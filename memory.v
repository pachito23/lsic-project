==> flow/design.v <==
`timescale 1ns / 1ps
module memory#(
		parameter ADDR_LINES=10,
		parameter LOC_SIZE=32
	)(
	input wr, en, clk,
	input [ADDR_LINES-1:0] rd_addr,wr_addr,
	input [LOC_SIZE-1:0] wr_data,
	output reg [LOC_SIZE-1:0] rd_data
    );
	reg [ADDR_LINES-1:0] ram_mem [LOC_SIZE-1:0];
	always @(posedge clk)
	begin
		if(wr && en)
			ram_mem[wr_addr]<=wr_data;
			else
			if(!wr && en)
				rd_data<=ram_mem[rd_addr];
	end
endmodule
======== Tool chain data of memory ========
Tool output for the design above, in the order of the flow.
Line numbers count from 1 in the design file above.
A cell with - has no value.
inputs
  top ..................................... memory
  clock input ............................. clk
  cell library ............................ sky130hd
  timing corner ........................... tt_025C_1v80

======== Elaborated design ========
Counts by Yosys on the flattened word-level netlist (proc, flatten, opt, wreduce; memories kept). Register bits leave out memories and registers merged into their read ports (data or address); mux counts leave out enables and synchronous resets folded into registers. Print and check cells are left out. Cells with the same type and inputs are merged into one.
Yosys's memory passes give these memory sizes; they may raise the number of words (mostly to a power of two), join words into wider ones and drop unused or constant bits.
bit counts
  output and inout port bits .............. 32
  cells after elaboration ................. 9
  input port bits ......................... 55
  memory cells ............................ 1
  clocked read ports x word width ......... 10
  flip-flop bits (word level) ............. 0
  memory bits (writable) .................. 320
memory list
  memory   depth  width  read ports  write ports  RTL line  text
  ram_mem  32     10     1           1            11        reg [ADDR_LINES-1:0] ram_mem [LOC_SIZE-1:0];
cells by class
  mux-type cells .......................... 3
  bitwise logic cells ..................... 1
  reduce/logical cells .................... 4
operators by type and width
  cell                 number
  10-bit two-way mux   1
  5-bit two-way mux    1
  1-bit logical AND    2
  2-bit AND reduction  1
  1-bit NOT            1
  1-bit logical NOT    1
  1-bit two-way mux    1

======== Logic depth ========
Longest topological path by Yosys (ltp), each cell counted once; first at word level (registers and memories cut), then after technology mapping (sequential cells cut; the memories' decode and read muxes count).
depth
  depth in word-level cells ............... 3
  ABC_AREA ................................ 0
  gate-level depth with buffers ........... 7
  depth with buffers taken out ............ 5

======== Netlist ========
Source: synth_stat.txt of the flow (Yosys; design flattened, memories mapped). It holds for the ABC_AREA given above (unset counts as 0); a run with the other value may have another netlist.
The area totals of this step are shown rounded.
synthesis totals
  chip area (Yosys) ....................... 13000 µm²
  buffers ................................. 63
  flip-flops .............................. 330
  area of sequential cells ................ 9900 µm²
  cells in the netlist .................... 759
cell types
  type                       number  area in all (µm²)
  sky130_fd_sc_hd__edfxtp_1  330     9.91E+03
  sky130_fd_sc_hd__mux2i_1   160     1.6E+03
  sky130_fd_sc_hd__a22oi_1   40      300.288
  sky130_fd_sc_hd__buf_4     26      195.187
  sky130_fd_sc_hd__a22o_1    20      175.168
  sky130_fd_sc_hd__buf_12    7       140.134
  sky130_fd_sc_hd__nor2_1    35      131.376
  sky130_fd_sc_hd__nand3_1   21      105.101
  sky130_fd_sc_hd__a21oi_1   20      100.096
  sky130_fd_sc_hd__nor3_2    9       90.086
  sky130_fd_sc_hd__nand2_1   23      86.333
  sky130_fd_sc_hd__buf_6     7       78.826
  sky130_fd_sc_hd__nand4_1   11      68.816
  sky130_fd_sc_hd__buf_2     13      65.062
  sky130_fd_sc_hd__a31oi_1   10      62.56
  sky130_fd_sc_hd__clkbuf_1  7       26.275
  sky130_fd_sc_hd__nand3b_1  3       22.522
  sky130_fd_sc_hd__nor2b_1   3       18.768
Not listed: further types 10, cells in them 14.

======== Path before layout ========
Path of least setup slack by OpenSTA after synthesis, without wires, with an ideal clock, recovery checks aside; 20% of the period is set as input and as output delay. Where synthesis merged equal registers, the netlist keeps one of their names.
path post-synthesis
  path type ............................... input to register
  start point ............................. in wr_addr[1]
  end point ............................... mem ram_mem[0][0]
  path buffers ............................ 1
  path delay .............................. 1384 ps
  stages on the path ...................... 3
  slack ................................... 328 ps
  data arrival time ....................... 1436 ps
  data required time ...................... 1764 ps
  external input delay .................... 428 ps
  launch time at the first pin ............ 428 ps
  library setup time ...................... 376 ps
  clock period ............................ 2140 ps
  synthesis period reached ................ 1812 ps
"path delay" = arrival - input delay + setup time.
"stages on the path": output pins that drive a net of the path, with the launching flip-flop's if there is one; two outputs of one cell count as two.
"synthesis period reached" = period - worst setup slack (recovery checks aside). The figure is calculated, with input and output delays left at 20% of the set period.
Between the ends stands the longest chain of elaborated cells between them, by number of cells; it is not shown to be the way that was timed. Of several equally long chains one is given.
A line is the first line of the expression or statement that the cell stems from. Yosys adds cells for indexed reads and writes and turns some case tables into memories.
on the way, post-synthesis
  path through ............................ sky130_fd_sc_hd__or3_1 sky130_fd_sc_hd__clkbuf_1 sky130_fd_sc_hd__nor2_1
  cells in the longest elaborated chain ... 1
  elaborated cells on any way between the ends .. 1
  source lines of those cells ............. 1
  those cells by class .................... mux: 1
RTL lines, path post-synthesis
  element            RTL line  text
  from (decl)        7         input [ADDR_LINES-1:0] rd_addr,wr_addr,
  5-bit two-way mux  14        if(wr && en)
  to (decl)          11        reg [ADDR_LINES-1:0] ram_mem [LOC_SIZE-1:0];

======== Worst path after layout ========
Path of least setup slack in the final report of run 1 (OpenROAD, finished layout, wires in). Where an end is a register, its clock arrival counts in the times.
The path's times are printed in steps of 10 ps; the period is the one set.
path after layout
  path type ............................... register to output
  start point ............................. reg rd_data[1]
  end point ............................... out rd_data[1]
  path buffers ............................ 1
  clock period ............................ 1300 ps
  launch time at the first pin ............ 570 ps
  stages on the path ...................... 2
  data required time ...................... 1040 ps
  slack ................................... -250 ps
  data arrival time ....................... 1290 ps
  external output delay ................... 260 ps
on the way, after layout
  path through ............................ sky130_fd_sc_hd__edfxtp_1 sky130_fd_sc_hd__buf_6
  cells in the longest elaborated chain ... 0
  elaborated cells on any way between the ends .. 0
  source lines of those cells ............. 0
RTL lines, path after layout
  element      RTL line  text
  from (decl)  9         output reg [LOC_SIZE-1:0] rd_data
  to (decl)    9

Subject: memory on sky130hd, stored results

Hello all,

Stored flow runs of memory (2 of them; Yosys, OpenROAD, sky130hd). They differ in their settings and are not a sequence. Constraints: input delay and output delay 20% of the set period each, output load 0.01 pF.
"time used up by the worst setup path" means the part of the period allowed to the worst setup path (the constraints hold back 20% at inputs and 20% at outputs) less its slack; where the path has registers, the arrival times of their clocks count too.
"total power after layout": no workload was simulated; the value follows from the tool's default switching activity.
"time used up by the worst setup path" is given in steps of 10 ps.
The results are shown rounded.

---- run 1 ----
settings
  period_ns = 1.3
  CORE_UTILIZATION = 16
  SETUP_SLACK_MARGIN = -0.04
  PLACE_DENSITY_LB_ADDON = 0.23
  CORE_MARGIN = 10
  CELL_PAD_IN_SITES_GLOBAL_PLACEMENT = 0
  CELL_PAD_IN_SITES_DETAIL_PLACEMENT = 0
  CTS_CLUSTER_DIAMETER = 97
  CAP_MARGIN = 30
  MIN_ROUTING_LAYER = met2
  SLEW_MARGIN = 20
results
  full die area ........................... 95000 µm²
  total power after layout ................ 23000 uW
  post-route utilization .................. 0.21
  worst slack on setup checks ............. -250 ps
  total negative slack on setup checks .... -2800 ps
  time used up by the worst setup path .... 1290 ps
  kind of the worst setup path ............ register to output
  synthesis area .......................... 13000 µm²

---- run 2 ----
settings
  period_ns = 3.57
  CORE_UTILIZATION = 33
  SETUP_SLACK_MARGIN = 0.44
  PLACE_DENSITY = 0.48
  HOLD_SLACK_MARGIN = 0.08
  CELL_PAD_IN_SITES_GLOBAL_PLACEMENT = 0
  TNS_END_PERCENT = 75
  GPL_TIMING_DRIVEN = 1
  CAP_MARGIN = 15
  SLEW_MARGIN = 30
  CORE_MARGIN = 2
results
  full die area ........................... 42000 µm²
  total negative slack on setup checks .... 0 ps
  worst slack on setup checks ............. 1000 ps
  post-route utilization .................. 0.39
  total power after layout ................ 8500 uW
  synthesis area .......................... 13000 µm²
  time used up by the worst setup path .... 1860 ps
  kind of the worst setup path ............ input to register

Thanks
